==> flow/design.v <==
module ALSU(clk,rst,A,B,cin,serial_in,red_op_A,red_op_B,
	opcode,bypass_A,bypass_B,direction,leds,out);
parameter INPUT_PRIORITY = "A";
parameter FULL_ADDER = "ON";
input clk,rst,cin,serial_in,red_op_A,red_op_B,bypass_A,bypass_B,direction;
input [2:0] A,B,opcode;
output reg [15:0] leds;
output reg [5:0] out;
always @(posedge clk or posedge rst) begin
	if (rst) begin
		out <= 0;
		leds <= 0;
	end
	else if (bypass_A || bypass_B) begin
		case({bypass_B,bypass_A})
			2'b00: out <= 0;
			2'b01: out <= A;
			2'b10: out <= B;
			2'b11: begin
				if(INPUT_PRIORITY == "A")
					out <= A;
	 			 else
					out <= B;
	 			 end
		endcase
	end
	else begin
		if(opcode == 3'b000) begin
			case({red_op_A,red_op_B})
				2'b00: out <= A & B;
				2'b10: out <= &A;
				2'b01: out <= &B;
				2'b11: begin
					if(INPUT_PRIORITY == "A")
						out <= &A;
					else
						out <= &B;
					end
			endcase
		end
		else if(opcode == 3'b001) begin
			case({red_op_A,red_op_B})
				2'b00: out <= A ^ B;
				2'b10: out <= ^A;
				2'b01: out <= ^B;
				2'b11: begin
					if(INPUT_PRIORITY == "A")
						out <= ^A;
					else
						out <= ^B;
					end
			endcase
		end
		else if(opcode == 3'b010) begin
			if (red_op_A || red_op_B) begin
				leds <= ~leds;
				case({bypass_B,bypass_A})
					2'b00: out <= 0;
					2'b01: out <= A;
					2'b10: out <= B;
					2'b11: begin
					 if(INPUT_PRIORITY == "A")
						out <= A;
	 				 else
						out <= B;
	 				 end
				endcase
			end
			else begin
				if (FULL_ADDER == "ON") begin
					out <= A + B + cin;
				end
				else if (FULL_ADDER == "OFF") begin
					out <= A + B;
				end
			end
		end
		else if(opcode == 3'b011) begin
			if (red_op_A || red_op_B) begin
				leds <= ~leds;
				case({bypass_B,bypass_A})
					2'b00: out <= 0;
					2'b01: out <= A;
					2'b10: out <= B;
					2'b11: begin
					 if(INPUT_PRIORITY == "A")
						out <= A;
	 				 else
						out <= B;
	 				 end
				endcase
			end
			else begin
				out <= A * B;
			end
		end
		else if(opcode == 3'b100) begin
			if (red_op_A || red_op_B) begin
				leds <= ~leds;
				case({bypass_B,bypass_A})
					2'b00: out <= 0;
					2'b01: out <= A;
					2'b10: out <= B;
					2'b11: begin
					 if(INPUT_PRIORITY == "A")
						out <= A;
	 				 else
						out <= B;
	 				 end
				endcase
			end
			else begin
				if (direction == 1) begin
					out <= {out[4:0],serial_in};
				end
				else if (direction == 0) begin
					out <= {serial_in,out[5:1]};
				end
			end
		end
		else if(opcode == 3'b101) begin
			if (red_op_A || red_op_B) begin
				leds <= ~leds;
				case({bypass_B,bypass_A})
					2'b00: out <= 0;
					2'b01: out <= A;
					2'b10: out <= B;
					2'b11: begin
					 if(INPUT_PRIORITY == "A")
						out <= A;
	 				 else
						out <= B;
	 				 end
				endcase
			end
			else begin
				if (direction == 1) begin
					out <= {out[4:0],out[5]};
				end
				else if (direction == 0) begin
					out <= {out[0],out[5:1]};
				end
			end
		end
		else begin
			leds <= ~leds;
			case({bypass_B,bypass_A})
				2'b00: out <= 0;
				2'b01: out <= A;
				2'b10: out <= B;
				2'b11: begin
				 if(INPUT_PRIORITY == "A")
					out <= A;
	 			 else
					out <= B;
	 			 end
			endcase
		end
	end
end
endmodule
# --- Reports on ALSU ---
# What the tools print for ALSU, step after step.
# Line numbers count from 1 in the design file above.
# Cell names lack the library's common part.
setup:
  design: "ALSU"
  clk_port: "clk"
  lib: "sky130hd"
  lib_corner: "tt_025C_1v80"

# --- Word-level counts ---
# Yosys after proc, flatten, opt, wreduce and memory -nomap, before mapping. Enables and synchronous resets that opt folds into registers are not counted as muxes. Memory bits, and registers merged into a memory's read port (data or address), are not among the register bits. Print and check cells are not counted. Equal cells are merged and count once.
word_totals:
  regBits: 22
  out_inout_bits: 22
  elab_cells: 55
classes:
  addsub: 2
  mul: 1
  equal: 11
  n_mux: 21
  logic: 6
  n_reduce_logical: 12
ops:
  columns: ["op", "n"]
  rows:
  - ["16-bit two-way mux", 5]
  - ["6-bit two-way mux", 13]
  - ["6-bit case mux with 3-bit select", 3]
  - ["3-bit by 3-bit multiplier with 6-bit output", 1]
  - ["16-bit NOT", 1]
  - ["3-bit AND reduction", 3]
  - ["2-bit equality test (second input constant)", 4]
  - ["3-bit by 2-bit equality test with 1-bit output (second input constant)", 2]
  - ["3-bit equality test (second input constant)", 2]
  - ["3-bit parity", 2]
  - ["4-bit by 1-bit adder with 5-bit output", 1]
  - ["2-bit by 1-bit equality test with 1-bit output (second input constant)", 2]
  - ["2-bit zero test", 2]
  - ["2-bit OR reduction", 2]
  - ["3-bit by 3-bit adder with 4-bit output", 1]
  - ["1-bit NOT", 3]
  - ["3-bit by 1-bit equality test with 1-bit output (second input constant)", 1]
  - ["3-bit bitwise AND", 1]
  - ["3-bit bitwise XOR", 1]
  - ["3-bit zero test", 1]
  - ["1-bit logical OR", 2]

# --- Depth ---
# Yosys ltp: most cells in a row. Word level: on the elaborated netlist, between registers, memories and ports. Mapped: between sequential cells and ports; inverters and the memories' decode and read muxes count.
logic_depth:
  word_depth: 11
  ABC_AREA: 0
  ltp_mapped: 9
  mapped_depth_nobuf: 9

# --- Mapped cells and area ---
# Source: synth_stat.txt of the flow (Yosys; design flattened, memories mapped). It holds for the ABC_AREA given above (unset counts as 0); a run with the other value may have another netlist.
# The area totals of this step are shown rounded.
mapped:
  cell_count: 143
  synth_area_um2: 1600
  sequential_area_um2: 551
  flip_flops: 22
  buf_cells: 6
by_type:
  columns: ["cell", "n", "area_total_um2"]
  rows:
  - ["dfrtp_1", 22, 550.528]
  - ["xor2_2", 10, 162.656]
  - ["ha_1", 12, 150.144]
  - ["xor2_1", 7, 61.309]
  - ["fa_1", 3, 60.058]
  - ["mux2i_1", 5, 50.048]
  - ["nand2_1", 11, 41.29]
  - ["nor2_1", 9, 33.782]
  - ["and2_1", 5, 31.28]
  - ["a21oi_1", 6, 30.029]
  - ["inv_1", 7, 26.275]
  - ["or2_4", 3, 26.275]
  - ["xnor2_1", 3, 26.275]
  - ["buf_6", 2, 22.522]
  - ["mux2_2", 2, 22.522]
  - ["mux4_2", 1, 22.522]
  - ["buf_12", 1, 20.019]
  - ["nand2b_1", 3, 18.768]
# Not listed: further types 24, cells in them 31.

# --- Path before layout ---
# Source: OpenSTA report_checks on the synthesized netlist (no wires, ideal clock, input and output delay 20% of the period each), path of least setup slack; recovery checks are left aside. Register names are those of the netlist, which keeps one name where synthesis merged equal registers.
synth_timing:
  path_kind: "input to register"
  from: "input port A[0]"
  to: "register out[1]"
  period_ps: 3090
  input_delay_ps: 618
  setup_time_ps: 137
  arrival_time_ps: 2283
  required_ps: 2953
  path_slack_ps: 670
  path_delay_ps: 1802
  path_stages: 7
  path_buffers: 0
  synth_period_reached_ps: 2420
# "path_delay_ps" = arrival - input delay + setup time.
# "path_stages": output pins that drive a net of the path, with the launching flip-flop's if there is one; two outputs of one cell count as two.
# "synth_period_reached_ps" = period - worst setup slack (recovery checks aside). The figure is calculated, with input and output delays left at 20% of the set period.
# The rows between start and end are the longest chain of elaborated cells between them; the timing report does not say that the signal goes this way. Where chains are equally long, one stands for them.
# A line is the first line of the expression or statement that the cell stems from. Yosys adds cells for indexed reads and writes and turns some case tables into memories.
# At most two assigning lines are given for a register; there are more.
synth_via:
  path_cell_list: "inv_1 fa_1 inv_1 fa_1 mux4_2 a22oi_1 o221ai_1"
  elab_chain_len: 7
  cone_cells: 10
  cone_classes: "2 x add/sub; 1 x mul; 7 x mux"
synth_rtl:
  columns: ["element", "line_no", "text"]
  rows:
  - ["from (decl)", 6, "input [2:0] A,B,opcode;"]
  - ["3-bit by 3-bit multiplier with 6-bit output", 94, "out <= A * B;"]
  - ["6-bit two-way mux", 79, "if (red_op_A || red_op_B) begin"]
  - ["6-bit two-way mux", 78, "else if(opcode == 3'b011) begin"]
  - ["6-bit two-way mux", 54, "else if(opcode == 3'b010) begin"]
  - ["6-bit two-way mux", 41, "else if(opcode == 3'b001) begin"]
  - ["6-bit two-way mux", 28, "if(opcode == 3'b000) begin"]
  - ["6-bit two-way mux", 14, "else if (bypass_A || bypass_B) begin"]
  - ["to (assign)", 30, "2'b00: out <= A & B;"]
  - ["to (assign)", 31, "2'b10: out <= &A;"]
  - ["to (decl)", 8, "output reg [5:0] out;"]

# --- Worst path after layout ---
# Path of least setup slack in the final report of stored run 1 (OpenROAD, finished layout, wires in). Where an end is a register, its clock arrival counts in the times.
# The path's times are printed in steps of 10 ps; the period is the one set.
layout_timing:
  path_kind: "input to register"
  from: "input port cin"
  to: "register out[1]"
  period_ps: 2370
  input_delay_ps: 470
  setup_time_ps: 130
  arrival_time_ps: 2420
  required_ps: 2530
  path_slack_ps: 110
  path_stages: 8
  path_buffers: 1
# The rows between start and end are the longest chain of elaborated cells between them; the timing report does not say that the signal goes this way. Where chains are equally long, one stands for them.
# At most two assigning lines are given for a register; there are more.
layout_via:
  path_cell_list: "dlygate4sd2_1 inv_2 fa_2 inv_2 fa_1 mux4_2 a22oi_1 o221ai_1"
  elab_chain_len: 6
  cone_cells: 6
  cone_classes: "1 x add/sub; 5 x mux"
layout_rtl:
  columns: ["element", "line_no", "text"]
  rows:
  - ["from (decl)", 5, "input clk,rst,cin,serial_in,red_op_A,red_op_B,bypass_A,bypass_B,direction;"]
  - ["4-bit by 1-bit adder with 5-bit output", 71, "out <= A + B + cin;"]
  - ["6-bit two-way mux", 55, "if (red_op_A || red_op_B) begin"]
  - ["6-bit two-way mux", 54, "else if(opcode == 3'b010) begin"]
  - ["6-bit two-way mux", 41, "else if(opcode == 3'b001) begin"]
  - ["6-bit two-way mux", 28, "if(opcode == 3'b000) begin"]
  - ["6-bit two-way mux", 14, "else if (bypass_A || bypass_B) begin"]
  - ["to (assign)", 30, "2'b00: out <= A & B;"]
  - ["to (assign)", 31, "2'b10: out <= &A;"]
  - ["to (decl)", 8, "output reg [5:0] out;"]

# ALSU through Yosys and OpenROAD on sky130hd: 2 stored runs, unordered, with their settings and measured results. The constraints put input and output delay at 20% of the set period each and load the outputs with 0.01 pF.
# "achieved_clock_period_ps" means the clock period less the worst setup slack. The figure is calculated, with input and output delays left at 20% of the set period.
# "worst_path_allowed_less_slack_ps" is the time allowed to the run's worst setup path (the clock period less input and output delay, where it has them) less its slack. Clock arrival times count: a late capture clock shortens it, a late launch clock lengthens it.
# "totalPower_uw" is the tool's figure for a default switching activity; nothing was simulated.
# "worst_path_allowed_less_slack_ps" is known to 10 ps.
# Results are given in rounded form.
runs:
  - name: "stored run 1"
    settings:
      period_ns: 2.37
      CORE_UTILIZATION: 49
      PLACE_DENSITY: 0.42
      HOLD_SLACK_MARGIN: 0.28
      CORE_MARGIN: 9
      CELL_PAD_IN_SITES_GLOBAL_PLACEMENT: 0
      GPL_ROUTABILITY_DRIVEN: 0
      CTS_CLUSTER_SIZE: 44
      SLEW_MARGIN: 10
      CAP_MARGIN: 20
    results:
      synth_area_um2: 1600
      die_area_um2: 5650
      finalCellArea_um2: 2130
      util_pct: 69.3
      final_setup_ws_ps: 113
      timing.setup.tns_ps: 0
      totalPower_uw: 1520
      achieved_clock_period_ps: 2257
      worst_path_allowed_less_slack_ps: 1780
      critical_path_type: "input to register"
  - name: "stored run 2"
    settings:
      period_ns: 1.87
      CAP_MARGIN: 20
      CORE_MARGIN: 2
      CORE_UTILIZATION: 40
      SLEW_MARGIN: 20
    results:
      synth_area_um2: 1600
      die_area_um2: 4530
      finalCellArea_um2: 2360
      util_pct: 60.4
      final_setup_ws_ps: -117
      timing.setup.tns_ps: -186
      totalPower_uw: 2090
      achieved_clock_period_ps: 1987
      worst_path_allowed_less_slack_ps: 1610
      critical_path_type: "input to register"
